==> flow/design.v <==
module VGADriver(  
  input         clock,  
  input         reset,  
  output        io_src_color_ready,  
  input         io_src_color_valid,  
  input  [23:0] io_src_color_bits,  
  output        io_dst_color_valid,  
  output [23:0] io_dst_color_bits,  
  output        io_error,  
  output        io_hsync,  
  output        io_vsync  
);
  reg [10:0] hCounter;  
  reg [31:0] _RAND_0;
  reg [9:0] vCounter;  
  reg [31:0] _RAND_1;
  wire  _T_32;  
  wire [11:0] _T_35;  
  wire [10:0] _T_36;  
  wire [10:0] _GEN_0;  
  wire  _T_40;  
  wire [10:0] _T_43;  
  wire [9:0] _T_44;  
  wire [9:0] _GEN_1;  
  wire [9:0] _GEN_2;  
  reg  vSync;  
  reg [31:0] _RAND_2;
  reg  hSync;  
  reg [31:0] _RAND_3;
  reg  hSyncWillBegin;  
  reg [31:0] _RAND_4;
  reg  hSyncWillEnd;  
  reg [31:0] _RAND_5;
  wire  _T_58;  
  wire  _T_66;  
  wire  _GEN_7;  
  wire  _GEN_8;  
  wire  _GEN_9;  
  wire  _GEN_10;  
  wire  _GEN_11;  
  reg  hWillBeActive;  
  reg [31:0] _RAND_6;
  reg  vWillBeActive;  
  reg [31:0] _RAND_7;
  reg  hWillBeInactive;  
  reg [31:0] _RAND_8;
  reg  vWillBeInactive;  
  reg [31:0] _RAND_9;
  reg  videoActive;  
  reg [31:0] _RAND_10;
  wire  _T_88;  
  wire  _T_92;  
  wire  _T_96;  
  wire  _T_100;  
  wire  _T_103;  
  wire  _T_105;  
  wire  _GEN_16;  
  wire  _GEN_17;  
  reg  error;  
  reg [31:0] _RAND_11;
  wire  _T_110;  
  wire  _T_111;  
  wire  _GEN_18;  
  assign _T_32 = hCounter == 11'h671;  
  assign _T_35 = hCounter + 11'h1;  
  assign _T_36 = hCounter + 11'h1;  
  assign _GEN_0 = _T_32 ? 11'h0 : _T_36;  
  assign _T_40 = vCounter == 10'h2ed;  
  assign _T_43 = vCounter + 10'h1;  
  assign _T_44 = vCounter + 10'h1;  
  assign _GEN_1 = _T_40 ? 10'h0 : _T_44;  
  assign _GEN_2 = _T_32 ? _GEN_1 : vCounter;  
  assign _T_58 = hCounter == 11'h670;  
  assign _T_66 = hCounter == 11'h6c;  
  assign _GEN_7 = hSyncWillBegin ? 1'h0 : hSync;  
  assign _GEN_8 = hSyncWillEnd ? 1'h1 : _GEN_7;  
  assign _GEN_9 = hSyncWillBegin ? 1'h0 : vSync;  
  assign _GEN_10 = hSyncWillEnd ? 1'h1 : _GEN_9;  
  assign _GEN_11 = hSyncWillBegin ? _GEN_10 : vSync;  
  assign _T_88 = hCounter == 11'hda;  
  assign _T_92 = vCounter == 10'h18;  
  assign _T_96 = hCounter == 11'h5dc;  
  assign _T_100 = vCounter == 10'h2e8;  
  assign _T_103 = hWillBeActive & vWillBeActive;  
  assign _T_105 = hWillBeInactive & vWillBeInactive;  
  assign _GEN_16 = _T_105 ? 1'h0 : videoActive;  
  assign _GEN_17 = _T_103 ? 1'h1 : _GEN_16;  
  assign _T_110 = io_src_color_valid == 1'h0;  
  assign _T_111 = io_src_color_ready & _T_110;  
  assign _GEN_18 = _T_111 ? 1'h1 : error;  
  assign io_src_color_ready = videoActive;  
  assign io_dst_color_valid = videoActive;  
  assign io_dst_color_bits = io_src_color_bits;  
  assign io_error = error;  
  assign io_hsync = hSync;  
  assign io_vsync = vSync;  
  always @(posedge clock) begin
    if (reset) begin
      hCounter <= 11'h0;
    end else begin
      if (_T_32) begin
        hCounter <= 11'h0;
      end else begin
        hCounter <= _T_36;
      end
    end
    if (reset) begin
      vCounter <= 10'h0;
    end else begin
      if (_T_32) begin
        if (_T_40) begin
          vCounter <= 10'h0;
        end else begin
          vCounter <= _T_44;
        end
      end
    end
    if (reset) begin
      vSync <= 1'h0;
    end else begin
      if (hSyncWillBegin) begin
        if (hSyncWillEnd) begin
          vSync <= 1'h1;
        end else begin
          if (hSyncWillBegin) begin
            vSync <= 1'h0;
          end
        end
      end
    end
    if (reset) begin
      hSync <= 1'h0;
    end else begin
      if (hSyncWillEnd) begin
        hSync <= 1'h1;
      end else begin
        if (hSyncWillBegin) begin
          hSync <= 1'h0;
        end
      end
    end
    if (reset) begin
      hSyncWillBegin <= 1'h0;
    end else begin
      hSyncWillBegin <= _T_58;
    end
    if (reset) begin
      hSyncWillEnd <= 1'h0;
    end else begin
      hSyncWillEnd <= _T_66;
    end
    if (reset) begin
      hWillBeActive <= 1'h0;
    end else begin
      hWillBeActive <= _T_88;
    end
    if (reset) begin
      vWillBeActive <= 1'h0;
    end else begin
      vWillBeActive <= _T_92;
    end
    if (reset) begin
      hWillBeInactive <= 1'h0;
    end else begin
      hWillBeInactive <= _T_96;
    end
    if (reset) begin
      vWillBeInactive <= 1'h0;
    end else begin
      vWillBeInactive <= _T_100;
    end
    if (reset) begin
      videoActive <= 1'h0;
    end else begin
      if (_T_103) begin
        videoActive <= 1'h1;
      end else begin
        if (_T_105) begin
          videoActive <= 1'h0;
        end
      end
    end
    if (reset) begin
      error <= 1'h0;
    end else begin
      if (_T_111) begin
        error <= 1'h1;
      end
    end
  end
endmodule
# == Step by step through the tools: VGADriver ==
# The steps from the RTL of VGADriver to its reports follow in flow order.
# Lines are those of the file above, counted from 1.
# Operators: Yosys type, input widths -> output width; for muxes data width and select width s.
# Library cell names are shortened.
# A cell with n/a has no value.
# design
top,VGADriver
clk_port,clock
cell_library,sky130hd
corner,tt_025C_1v80

# == After elaboration ==
# Yosys after proc, flatten, opt, wreduce and memory -nomap, before mapping. Memory bits, and registers merged into a memory's read port (data or address), are not among the register bits. Print and check cells are not counted. Equal cells are merged and count once.
# op_classes
n_addsub,2
equal,8
n_mux,6
bitwise,4
n_reduce_logical,3
# ops
operator,count
$eq 11x11->1 const B,3
$eq 10x10->1 const B,2
$add 11x1->11 const B,1
$eq 11x7->1 const B,1
$eq 11x8->1 const B,1
$add 10x1->10 const B,1
$eq 10x5->1 const B,1
$mux 10,1
$mux 1,5
$reduce_bool 2->1,2
$and 1x1->1,3
$reduce_or 2->1,1
$not 1->1,1
# bits
regBits,31
inputBits,27
output_inout_bits,29
word_cells,35

# == Longest topological paths ==
# Longest topological path by Yosys (ltp), each cell counted once; first at word level (registers and memories cut), then after technology mapping (sequential cells cut; the memories' decode and read muxes count).
# depth
word_depth,3
abc_area,0
ltp_mapped,8
mapped_depth_nobuf,6

# == Synthesis result ==
# Source: synth_stat.txt of the flow (Yosys; design flattened, memories mapped). It holds for the ABC_AREA given above (unset counts as 0); a run with the other value may have another netlist.
# by_type
cell,count,area_total_um2
dfxtp_1,31,620.595
buf_4,25,187.68
ha_1,7,87.584
xnor2_1,9,78.826
nor2_1,20,75.072
a21oi_1,9,45.043
nand4_1,7,43.792
nand4b_1,5,43.792
nand2_1,11,41.29
nor4_1,6,37.536
inv_1,9,33.782
nand3_1,6,30.029
nor3_1,6,30.029
or4_1,3,22.522
buf_2,4,20.019
o21ai_0,4,20.019
or3_1,3,18.768
and4_1,2,17.517
# Not listed: further types 17, cells in them 20.
# mapped
stdcells,187
synth_area_um2,1620.3
ffs,31

# == Timing after synthesis ==
# OpenSTA on the mapped netlist: ideal clock, no wires. The path of least setup slack (recovery checks aside). Input and output delay are each 20% of the period. Register names are those of the netlist, which keeps one name where synthesis merged equal registers.
# synth_timing
path_type,reg2reg
from,register hCounter[4]
to,register vCounter[3]
period_ns,1.94
setup_time_ns,0.066
launch_ns,0.000
t_arrival_ns,1.921
t_required_ns,1.874
setup_slack_ns,-0.048
delay_ns,1.987
driving_pins,7
n_path_buf,2
synth_period_reached_ns,1.988
# "delay_ns" = arrival - input delay + setup time.
# "driving_pins": output pins that drive a net of the path, with the launching flip-flop's if there is one; two outputs of one cell count as two.
# "synth_period_reached_ns" = period - worst setup slack (recovery checks aside). The figure is calculated, with input and output delays left at 20% of the set period.
# The rows between start and end are the longest chain of elaborated cells between them; the timing report does not say that the signal goes this way. Where chains are equally long, one stands for them.
# A line is the first line of the expression or statement that the cell stems from. Yosys adds cells for indexed reads and writes and turns some case tables into memories.
# At most two assigning lines are given for a register; there are more.
# synth_via
cell_sequence,dfxtp_1 or3b_1 buf_2 or4_1 buf_2 or3_1 a21oi_2
elab_chain_cells,1
cells_between,1
classes_between,1 x eq/ne
# synth_rtl
item,line_no,text
from (decl),13,reg [10:0] hCounter;
from (assign),99,hCounter <= 11'h0;
from (assign),104,hCounter <= _T_36;
$eq 11x11->1,64,assign _T_32 = hCounter == 11'h671;
to (assign),108,vCounter <= 10'h0;
to (assign),114,vCounter <= _T_44;
to (decl),15,reg [9:0] vCounter;

# == Worst path after layout ==
# From the final timing report of flow run A: the path of least setup slack in the routed layout; clock arrival at registers is part of the times.
# layout_timing
path_type,reg2reg
from,register hCounter[3]
to,register vCounter[3]
period_ns,1.79
setup_time_ns,0.06
launch_ns,0.32
t_arrival_ns,2.08
t_required_ns,2.06
setup_slack_ns,-0.02
driving_pins,5
n_path_buf,0
# The rows between start and end are the longest chain of elaborated cells between them; the timing report does not say that the signal goes this way. Where chains are equally long, one stands for them.
# At most two assigning lines are given for a register; there are more.
# layout_via
cell_sequence,dfxtp_2 or3b_4 or4_4 or3_1 a21oi_2
elab_chain_cells,1
cells_between,1
classes_between,1 x eq/ne
# layout_rtl
item,line_no,text
from (decl),13,reg [10:0] hCounter;
from (assign),99,hCounter <= 11'h0;
from (assign),104,hCounter <= _T_36;
$eq 11x11->1,64,assign _T_32 = hCounter == 11'h671;
to (assign),108,vCounter <= 10'h0;
to (assign),114,vCounter <= _T_44;
to (decl),15,reg [9:0] vCounter;

--- measured runs ---
Top module VGADriver; platform sky130hd; tools Yosys and OpenROAD; 2 stored runs in no particular order. Input and output delays are each 20% of the period that was set; the output load is 0.01 pF.
"achieved_clock_period_ns": clock period set for the run, less the worst setup slack. It is reckoned from that one timing run; input and output delays stay at 20% of the period that was set.
"timing.worst_path_ns" means the part of the period allowed to the worst setup path (the constraints hold back 20% at inputs and 20% at outputs) less its slack; where the path has registers, the arrival times of their clocks count too.
By "power_total_mw" is meant OpenSTA's value without simulated activity: inputs other than the clock are taken to toggle once in ten clock periods, and the tool carries that through the logic.

Flow run A, flow files:
==> flow/run.sh <==
#!/bin/bash
# the make line also repeats the synthesis and layout settings of config.mk as NAME=value (left out here)
make -C /OpenROAD-flow-scripts/flow DESIGN_CONFIG=/design/flow/config.mk WORK_HOME=/design/flow/orfs CLKGATE_MAP_FILE= finish
==> flow/config.mk <==
export PLATFORM = sky130hd
export DESIGN_NAME = VGADriver
export DESIGN_NICKNAME = VGADriver
export VERILOG_FILES = /design/flow/design.v
export SDC_FILE = /design/flow/constraint.sdc
export NUM_CORES = 4
export LEC_CHECK = 0
export CAP_MARGIN = 40
export CORE_MARGIN = 2
export CORE_UTILIZATION = 67
export CTS_CLUSTER_DIAMETER = 172
export CTS_CLUSTER_SIZE = 77
export PLACE_DENSITY_LB_ADDON = 0.17
export SETUP_SLACK_MARGIN = 0.2
export SLEW_MARGIN = 20
==> flow/constraint.sdc <==
create_clock -name core_clock -period 1.79 [get_ports {clock}]
set_input_delay 0.3580 -clock core_clock [delete_from_list [all_inputs] [get_ports {clock}]]
set_output_delay 0.3580 -clock core_clock [all_outputs]
set_load 0.01 [all_outputs]

==> results of flow run A, as CSV <==
result,value
die_footprint_um2,2827.6
hold_worst_slack_ns,0.479
post_route_stdcell_area_um2,1880.5
timing.worst_path_ns,1.81
critical_path_kind,"reg2reg"
ws_setup_ns,-0.024
synthArea_um2,1620.3
fin_util_frac,0.834
final_setup_tns_ns,-0.062
power_total_mw,1.356
achieved_clock_period_ns,1.814

Flow run B, flow files:
==> flow/run.sh <==
#!/bin/bash
# the make line also repeats the synthesis and layout settings of config.mk as NAME=value (left out here)
make -C /OpenROAD-flow-scripts/flow DESIGN_CONFIG=/design/flow/config.mk WORK_HOME=/design/flow/orfs CLKGATE_MAP_FILE= finish
==> flow/config.mk <==
export PLATFORM = sky130hd
export DESIGN_NAME = VGADriver
export DESIGN_NICKNAME = VGADriver
export VERILOG_FILES = /design/flow/design.v
export SDC_FILE = /design/flow/constraint.sdc
export NUM_CORES = 4
export LEC_CHECK = 0
export CAP_MARGIN = 35
export CELL_PAD_IN_SITES_GLOBAL_PLACEMENT = 3
export CORE_MARGIN = 2
export CORE_UTILIZATION = 35
export CTS_CLUSTER_DIAMETER = 89
export CTS_CLUSTER_SIZE = 79
export HOLD_SLACK_MARGIN = 0.0
export MAX_ROUTING_LAYER = met4
export PLACE_DENSITY_LB_ADDON = 0.03
export SLEW_MARGIN = 15
==> flow/constraint.sdc <==
create_clock -name core_clock -period 1.4 [get_ports {clock}]
set_input_delay 0.2800 -clock core_clock [delete_from_list [all_inputs] [get_ports {clock}]]
set_output_delay 0.2800 -clock core_clock [all_outputs]
set_load 0.01 [all_outputs]

==> results of flow run B, as CSV <==
result,value
synthArea_um2,1620.3
power_total_mw,1.792
hold_worst_slack_ns,0.474
die_footprint_um2,5189.8
timing.worst_path_ns,1.78
critical_path_kind,"reg2reg"
fin_util_frac,0.465
final_setup_tns_ns,-7.584
post_route_stdcell_area_um2,2053.2
achieved_clock_period_ns,1.778
ws_setup_ns,-0.378
--- end ---
